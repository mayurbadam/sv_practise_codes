==> flow/design.v <==
module vending_machine(clk,
			rstn,
			coin,
			pr,
			ch);
input clk, rstn;
input [1:0] coin;
output pr,ch;
reg [2:0] pr_state, next_state;
wire time_out;
always@(posedge clk)
	if(!rstn)
		pr_state <= 3'b000;
	else if (time_out)
	   pr_state <= 3'b000;
	else begin
		pr_state <=next_state;
	end
parameter TIME_OUT = 20,
          COUNTER_WIDTH = 5;
reg [2:0] temp_state;
wire state_change_detected;
reg [(COUNTER_WIDTH-1):0] timer;
always@(posedge clk)
 temp_state <= pr_state;
assign state_change_detected = (pr_state != temp_state);
always@(posedge clk)
 if (!rstn)
    timer <= 5'd0;
 else if (timer == TIME_OUT || state_change_detected)
    timer <= 5'd0;
 else if (pr_state != 3'b000)
    timer <= timer + 1'b1;
 assign time_out = (timer == TIME_OUT) ? 1'b1 : 1'b0; 
always@(pr_state,coin) begin
	case(pr_state)
		3'b000 :if (coin ==1)
			next_state=3'b001;
		else if (coin == 2)
			next_state=3'b010;
		else
			next_state= 3'b000;
		3'b001: 	if(coin ==1) begin
				next_state=3'b010;
				end
		else if (coin==2) begin
			next_state = 3'b011;
			end
		else
			next_state = 3'b001;
		3'b010: 
		if (coin ==1) begin
			next_state = 3'b011;
						end
		else if (coin ==2) begin
			next_state= 3'b100;
			end
		else
			next_state =3'b010;
			3'b011 : next_state = 3'b000;
		3'b100 : next_state = 3'b000;
		default : next_state = 3'b000;
	endcase
end
assign pr = (pr_state == 3'b011)||(pr_state == 3'b100);
assign ch = (pr_state == 3'b100);
endmodule
Step by step through the tools: vending_machine
The steps from the RTL of vending_machine to its reports follow in flow order.
Line numbers count from 1 in the design file above.
{"block": "setup", "top_module": "vending_machine", "clk_port": "clk", "library": "sky130hd", "corner": "tt_025C_1v80"}

Elaborated design
Yosys after proc, flatten, opt, wreduce and memory -nomap, before mapping. Enables and synchronous resets that opt folds into registers are not counted as muxes. Memory bits, and registers merged into a memory's read port (data or address), are not among the register bits. Print and check cells are not counted. Equal cells are merged and count once.
{"block": "classes", "n_logic": 1, "equal": 8, "add_sub_neg": 1, "reduce_logical": 6, "mux": 8}
{"block": "ops", "op": "parallel mux 3 bit (select 3 bit)", "count": 1}
{"block": "ops", "op": "2-to-1 mux 2 bit", "count": 4}
{"block": "ops", "op": "== test 3 x 2 -> 1 bit with constant B", "count": 2}
{"block": "ops", "op": "2-to-1 mux 3 bit", "count": 2}
{"block": "ops", "op": "adder 5 x 1 -> 5 bit with constant B", "count": 1}
{"block": "ops", "op": "== test 5 bit with constant B", "count": 1}
{"block": "ops", "op": "OR reduction 2 bit", "count": 2}
{"block": "ops", "op": "== test 3 x 1 -> 1 bit with constant B", "count": 1}
{"block": "ops", "op": "inequality test 3 bit", "count": 1}
{"block": "ops", "op": "== test 3 bit with constant B", "count": 1}
{"block": "ops", "op": "logical NOT 3 bit", "count": 1}
{"block": "ops", "op": "nonzero test 3 bit", "count": 1}
{"block": "ops", "op": "logical OR 1 bit", "count": 2}
{"block": "ops", "op": "== test 2 x 1 -> 1 bit with constant B", "count": 1}
{"block": "ops", "op": "== test 2 bit with constant B", "count": 1}
{"block": "ops", "op": "NOT 1 bit", "count": 1}
{"block": "ops", "op": "2-to-1 mux 1 bit", "count": 1}
{"block": "word_totals", "wordCells": 27, "inputBits": 4, "regBits": 11}

Logic depth
Longest topological path by Yosys (ltp), each cell counted once; first at word level (registers and memories cut), then after technology mapping (sequential cells cut; the memories' decode and read muxes count).
{"block": "logic_depth", "word_depth": 4, "ABC_AREA": 0, "ltp_mapped": 5, "ltp_nobuf": 5}

After synthesis
The flow's flattened synthesis, as Yosys stat reports it; memories are mapped. The netlist is that of the ABC_AREA named above (0 if unset); the other value can give another one.
{"block": "synth_totals", "yosys_area_um2": 566.8, "ff_cells": 11, "cells": 59}
{"block": "types", "cell_type": "sky130_fd_sc_hd__dfxtp_1", "count": 11, "area_total_um2": 220.211}
{"block": "types", "cell_type": "sky130_fd_sc_hd__ha_1", "count": 5, "area_total_um2": 62.56}
{"block": "types", "cell_type": "sky130_fd_sc_hd__xnor2_1", "count": 4, "area_total_um2": 35.034}
{"block": "types", "cell_type": "sky130_fd_sc_hd__buf_6", "count": 2, "area_total_um2": 22.522}
{"block": "types", "cell_type": "sky130_fd_sc_hd__nand2_1", "count": 6, "area_total_um2": 22.522}
{"block": "types", "cell_type": "sky130_fd_sc_hd__nor3_1", "count": 4, "area_total_um2": 20.019}
{"block": "types", "cell_type": "sky130_fd_sc_hd__or3_1", "count": 3, "area_total_um2": 18.768}
{"block": "types", "cell_type": "sky130_fd_sc_hd__a211oi_1", "count": 2, "area_total_um2": 15.014}
{"block": "types", "cell_type": "sky130_fd_sc_hd__inv_1", "count": 4, "area_total_um2": 15.014}
{"block": "types", "cell_type": "sky130_fd_sc_hd__nor3b_1", "count": 2, "area_total_um2": 15.014}
{"block": "types", "cell_type": "sky130_fd_sc_hd__a211oi_2", "count": 1, "area_total_um2": 12.512}
{"block": "types", "cell_type": "sky130_fd_sc_hd__o31ai_2", "count": 1, "area_total_um2": 12.512}
{"block": "types", "cell_type": "sky130_fd_sc_hd__mux2i_1", "count": 1, "area_total_um2": 10.01}
{"block": "types", "cell_type": "sky130_fd_sc_hd__nor3_2", "count": 1, "area_total_um2": 10.01}
{"block": "types", "cell_type": "sky130_fd_sc_hd__o21ai_0", "count": 2, "area_total_um2": 10.01}
{"block": "types", "cell_type": "sky130_fd_sc_hd__nand4b_1", "count": 1, "area_total_um2": 8.758}
{"block": "types", "cell_type": "sky130_fd_sc_hd__xor2_1", "count": 1, "area_total_um2": 8.758}
{"block": "types", "cell_type": "sky130_fd_sc_hd__o211ai_1", "count": 1, "area_total_um2": 7.507}
Other cell types: 7; their cells: 7.

Path before layout
Path of least setup slack by OpenSTA after synthesis, without wires, with an ideal clock, recovery checks aside; 20% of the period is set as input and as output delay. Where synthesis merged equal registers, the netlist keeps one of their names.
{"block": "synth_timing", "path_kind": "reg2out", "from": "register pr_state[1]", "to": "output port pr", "output_delay_ps": 308, "n_path_buf": 1, "path_slack_ps": 177, "tclk_ps": 1540, "delay_ps": 1055, "stages": 4, "t_required_ps": 1232, "arrival_ps": 1055, "launch_ps": 0, "synth_period_reached_ps": 1363}
"delay_ps" = arrival - input delay + setup time.
A path that ends at an output port has no setup time.
"stages" counts driving pins, that of a launching flip-flop among them; a cell with two outputs on the path counts twice.
"synth_period_reached_ps" is the clock period less the worst setup slack; recovery checks do not enter. This is arithmetic on one report: input and output delays are still those of the set period (20% each).
The rows between start and end are the longest chain of elaborated cells between them; the timing report does not say that the signal goes this way. Where chains are equally long, one stands for them.
Each line given opens the expression or statement behind the cell; cells for indexed reads and writes are added by Yosys, which also makes memories of some case tables.
At most two assigning lines are given for a register; there are more.
{"block": "synth_between", "path_cell_list": "sky130_fd_sc_hd__dfxtp_1 -> sky130_fd_sc_hd__buf_2 -> sky130_fd_sc_hd__nor3b_1 -> sky130_fd_sc_hd__o21bai_1", "elab_chain_len": 2}
{"block": "synth_lines", "item": "start: declaration", "line": 9, "source": "reg [2:0] pr_state, next_state;"}
{"block": "synth_lines", "item": "start: assignment", "line": 13, "source": "pr_state <= 3'b000;"}
{"block": "synth_lines", "item": "start: assignment", "line": 17, "source": "pr_state <=next_state;"}
{"block": "synth_lines", "item": "== test 3 bit", "line": 65, "source": "assign pr = (pr_state == 3'b011)||(pr_state == 3'b100);"}
{"block": "synth_lines", "item": "logical OR 1 bit", "line": 65}
{"block": "synth_lines", "item": "end: declaration", "line": 8, "source": "output pr,ch;"}
Nets of the timed path that keep an RTL name, with a line that drives or declares them; the list need not be complete.
{"block": "synth_nets", "signal": "ch", "line": 66, "source": "assign ch = (pr_state == 3'b100);"}

Lab notebook: vending_machine

vending_machine on sky130hd: 2 stored runs with different settings, listed in no order. Input and output delays are each 20% of the period that was set; the output load is 0.01 pF.

{"run": "record 1", "settings": { "period_ns": 2.51, "CORE_UTILIZATION": 72, "HOLD_SLACK_MARGIN": -0.02, "CORE_MARGIN": 7, "GPL_TIMING_DRIVEN": 1, "CTS_CLUSTER_DIAMETER": 206, "CAP_MARGIN": 40, "SLEW_MARGIN": 20 }, "outcome": "stopped before the end: floorplanning reported PDN-0185"}
{"run": "record 2", "settings": { "period_ns": 2.81, "CORE_UTILIZATION": 51, "SETUP_SLACK_MARGIN": -0.27, "PLACE_DENSITY_LB_ADDON": 0.26, "CELL_PAD_IN_SITES_GLOBAL_PLACEMENT": 3, "ABC_AREA": 0, "GPL_TIMING_DRIVEN": 0, "CTS_CLUSTER_SIZE": 81, "MIN_ROUTING_LAYER": "met2", "MAX_ROUTING_LAYER": "met4", "CAP_MARGIN": 20, "CORE_MARGIN": 2, "SLEW_MARGIN": 20 }, "outcome": "stopped before the end: placement reported FLW-0024"}
